==> flow/design.v <==
module control(
        input logic clk, reset,
        input logic [31:0] inst,
        input logic aluzero,
        output logic wpc, wins,
        output logic selmemaddr, wmem,
        output logic selext, selalu1, output logic [2:0] selalu2, output logic [3:0] aluop,
        output logic selregwd, selregaddr, wreg
);
        logic [5:0] opcode, funct;
        assign opcode = inst[31:26];
        assign funct = inst[5:0];
        enum {FETCH, DECODE, MRTYPE, MALUIMM, LW, SW, BENEQ, J, JR, BPCINC, REGPCINC} state, next;
        always_ff @(posedge clk)
                if (reset)
                        state <= FETCH;
                else
                        state <= next;
        always_comb
        begin
                unique case(state)
                        FETCH: next = DECODE;
                        DECODE: begin
                                unique case(opcode)
                                     6'b000000: next = MRTYPE;
                                     6'b001000, 6'b001100, 6'b001101: next = MALUIMM;
                                     6'b100011: next = LW;
                                     6'b101011: next = SW;
                                     6'b000100, 6'b000101: next = BENEQ;
                                     6'b000010: next = J;                                     
                                endcase
                                if (funct == 6'b001000)
                                     next = JR;
                                end
                        MRTYPE, MALUIMM, LW, SW: next = REGPCINC;
                        BENEQ: if ((inst == 6'b000100 & aluzero) | (inst == 6'b000101 & ~aluzero))
                                next = BPCINC;
                               else
                                next = REGPCINC;
                        BPCINC, J, JR, REGPCINC: next = FETCH;
                endcase
        end
        always_comb 
        begin
                wpc = 0;
                wins = 0;
                selmemaddr=0;
                wmem=0;
                selext=0; selalu1=0; selalu2=0;
                aluop= 0;
                selregwd=0; selregaddr=0; 
                wreg=0;
                unique case(state)
                        FETCH: begin
                                selmemaddr=0;
                                wmem=0;
                                wins=1'b1;
                                end
                        MRTYPE: begin
                                        selalu1=0;
                                        selalu2=0;
                                        selregwd=0;
                                        selregaddr=0;
                                        wreg=1'b1;
                                        unique case(funct)
                                         6'b100000: aluop= 4'b0010;
                                         6'b100010: aluop= 4'b0110;
                                         6'b101010: aluop= 4'b0111;
                                         6'b100101: aluop= 4'b0001;
                                         6'b100100: aluop= 4'b0000;
                                         6'b100111: aluop= 4'b1100;
                                        endcase
                                end
                        MALUIMM: begin
                                  selalu1=0;
                                  selalu2=3'b100;
                                  selregwd=0;
                                  selregaddr=1'b1;
                                  wreg=1'b1;
                                  unique case(inst)
                                        6'b001000: selext=0;
                                        6'b001100, 6'b001101: selext=1;                                        
                                  endcase
                                 end
                       LW: begin
                             selalu1=0;
                             selalu2=3'b100;
                             selext=1'b1;
                             selregaddr=1'b1;
                             selregwd=1'b1;
                             selmemaddr=1'b1;
                             wreg=1'b1;
                           end
                       SW: begin
                            selalu1=0;
                            selalu2=3'b100;
                            selext=1'b1;
                            selmemaddr=1'b1;
                            wmem=1'b1;
                           end
                        BENEQ: begin
                                selalu1=0;
                                selalu2=0;
                                aluop=4'b0110;
                               end
                       J: begin
                           selalu1= 1'b1;
                           selalu2= 3'b011;
                           aluop=4'b0010;
                           wpc= 1'b1;
                          end
                       JR: begin
                             selalu1=0;
                             selalu2=3'b010;
                             aluop=4'b0010;
                             wpc = 1'b1;
                           end
                        REGPCINC: begin
                                    selalu1=1'b1;
                                    selalu2=3'b001;
                                    aluop=4'b0010;
                                    wpc=1'b1;
                                  end
                        BPCINC:  begin
                                   selalu1=1'b1;
                                   selalu2=3'b011;
                                   aluop=4'b0010;
                                   wpc=1'b1;
                                 end
                endcase        
        end
endmodule
# From RTL to reports: control
# Tool output for the design above, in the order of the flow.
# Line numbers count from 1 in the design file above.
# Operators: Yosys type, input widths -> output width; for muxes data width and select width s.
# Cell names lack the library's common part.
# The mark -- stands for no value.
# design
top	control
clock	clk
cell_library	sky130hd
corner	tt_025C_1v80

# Word-level counts
# Yosys after proc, flatten, opt, wreduce and memory -nomap, before mapping. Enables and synchronous resets that opt folds into registers are not counted as muxes. Memory bits, and registers merged into a memory's read port (data or address), are not among the register bits. Print and check cells are not counted. Equal cells are merged and count once.
# op_classes
mux	17
equal	30
reduce_and_logical	24
n_logic	4
# ops
op	count
$eq 32x3->1 const B	6
$eq 32x4->1 const B	6
$pmux 32 s6	1
$pmux 32 s5	1
$eq 32x2->1 const B	2
$eq 6x6->1 const B	8
$eq 32x1->1 const B	1
$logic_not 32->1	1
$mux 32	1
$reduce_or 9->1	3
$eq 6x4->1 const B	4
$pmux 4 s6	1
$reduce_or 7->1	3
$pmux 1 s2	9
$reduce_or 8->1	2
$pmux 4 s4	1
$reduce_or 3->1	5
$pmux 3 s5	1
$reduce_or 4->1	3
$eq 6x3->1 const B	2
$reduce_or 2->1	5
$eq 6x2->1 const B	1
$logic_not 6->1	1
$reduce_or 6->1	1
$pmux 1 s3	1
$and 1x1->1	2
$mux 2	1
$or 1x1->1	1
$not 1->1	1
# bits
elab_cells	76
inputBits	35
out_inout_bits	16
register_bits	32

# Depth
# Depth = most cells in a row (Yosys ltp): at word level without a register or memory, in the mapped netlist without a sequential cell, where the memories' decode and read muxes count.
# logic_depth
word_depth	5
ABC_AREA	0
mapped_depth	5
depth_no_buf	4

# Synthesis result
# The flow's flattened synthesis, as Yosys stat reports it; memories are mapped. The netlist is that of the ABC_AREA named above (0 if unset); the other value can give another one.
# by_type
cell_type	count
dfxtp_1	11
nor4_1	10
nor2_1	10
or3_1	6
nor2b_1	5
nor3_1	6
o31ai_4	1
nand2b_1	3
nand2_1	4
and3_1	2
buf_6	1
inv_1	3
or4_4	1
nor4bb_1	1
a31o_2	1
and3b_1	1
nor4b_1	1
o41ai_1	1
# Other cell types: 13; their cells: 13.
# synth_totals
buffers	1
area_um2	650.6
ffs	11
cell_count	81

# Path before layout
# Source: OpenSTA report_checks on the synthesized netlist (no wires, ideal clock, input and output delay 20% of the period each), path of least setup slack; recovery checks are left aside. Register names are those of the netlist, which keeps one name where synthesis merged equal registers.
# synth_timing
kind	flip-flop to output port
start	reg state
end	out selregwd
path_stages	6
path_delay_ps	1814
required_time_ps	1784
launch_ps	0
setup_slack_ps	-30
out_delay_ps	446
t_arrival_ps	1814
period_ps	2230
period_less_setup_slack_ps	2260
# "path_delay_ps" = arrival - input delay + setup time.
# At an output port there is no setup time.
# "path_stages" counts driving pins, that of a launching flip-flop among them; a cell with two outputs on the path counts twice.
# "period_less_setup_slack_ps" = period - worst setup slack (recovery checks aside). The figure is calculated, with input and output delays left at 20% of the set period.
# Where an end lacks its bit number, it is one bit of the signal, or one of the new flip-flops if synthesis recoded a state register.
# synth_via
cell_sequence	dfxtp_1 > or4_4 > or2_1 > or3_1 > buf_6 > nor3_1
# synth_lines
item	line	rtl
start, declared	13	enum {FETCH, DECODE, MRTYPE, MALUIMM, LW, SW, BENEQ, J, JR, BPCINC, REGPCINC} state, next;
start, assigned	16	state <= FETCH;
start, assigned	18	state <= next;
end, declared	8	output logic selregwd, selregaddr, wreg
# Chain of elaborated cells between the ends: none given.
# Nets of the timed path that keep an RTL name, with a line that drives or declares them; the list need not be complete.
# synth_nets
net	line	rtl
wpc	53	unique case(state)

# Worst path after layout
# Path of least setup slack in the final report of run B (OpenROAD, finished layout, wires in). Where an end is a register, its clock arrival counts in the times.
# The report prints the path's times to 10 ps; the period is as set.
# layout_timing
kind	flip-flop to output port
start	reg state
end	out selext
path_stages	6
required_time_ps	1500
launch_ps	270
setup_slack_ps	-630
t_arrival_ps	2140
out_delay_ps	380
period_ps	1880
# Where an end lacks its bit number, it is one bit of the signal, or one of the new flip-flops if synthesis recoded a state register.
# layout_via
cell_sequence	dfxtp_2 > or4_4 > or2_4 > or3_4 > o31ai_4 > buf_2
# layout_lines
item	line	rtl
start, declared	13	enum {FETCH, DECODE, MRTYPE, MALUIMM, LW, SW, BENEQ, J, JR, BPCINC, REGPCINC} state, next;
start, assigned	16	state <= FETCH;
start, assigned	18	state <= next;
end, declared	7	output logic selext, selalu1, output logic [2:0] selalu2, output logic [3:0] aluop,
# Chain of elaborated cells between the ends: none given.

# Measured data: module control, platform sky130hd, 2 stored runs of the flow under differing settings, order arbitrary. Input and output delays are each 20% of the period that was set; the output load is 0.01 pF.
# "timing.achieved_period_ps" = clock period - worst setup slack. The figure is calculated, with input and output delays left at 20% of the set period.
# "timing.worst_path_ps" = time allowed to the worst setup path (clock period - input delay - output delay, where it has them) - its slack; a late launch clock adds to it, a late capture clock takes from it.
# "design_power_mw": no workload was simulated; the value follows from the tool's default switching activity.
# "timing.worst_path_ps" is known to 10 ps.
# Settings: . = not set for that run.
# Among the results, . means that no value is shown for the run.
item,run A,run B
period_ns,3.73,1.88
CORE_UTILIZATION,55,27
SETUP_SLACK_MARGIN,0.15,.
PLACE_DENSITY_LB_ADDON,0.17,0.02
CORE_ASPECT_RATIO,0.79,.
CORE_MARGIN,10,2
MIN_ROUTING_LAYER,met1,met2
CAP_MARGIN,20,20
SLEW_MARGIN,20,20
GPL_TIMING_DRIVEN,.,0
CTS_CLUSTER_DIAMETER,.,359
yosys.chip_area_um2,.,650.6
die_um2,.,2818.6
finalCellArea_um2,.,1260.0
finish.utilization_pct,.,55.9
setup_worst_slack_ps,.,-633
setup_tns_ps,.,-5666
fin_hold_ws_ps,.,545
design_power_mw,.,0.5482
timing.achieved_period_ps,.,2513
timing.worst_path_ps,.,2140
path_kind,.,flip-flop to output port
# Run A: did not finish, floorplanning stopped with PDN-0185
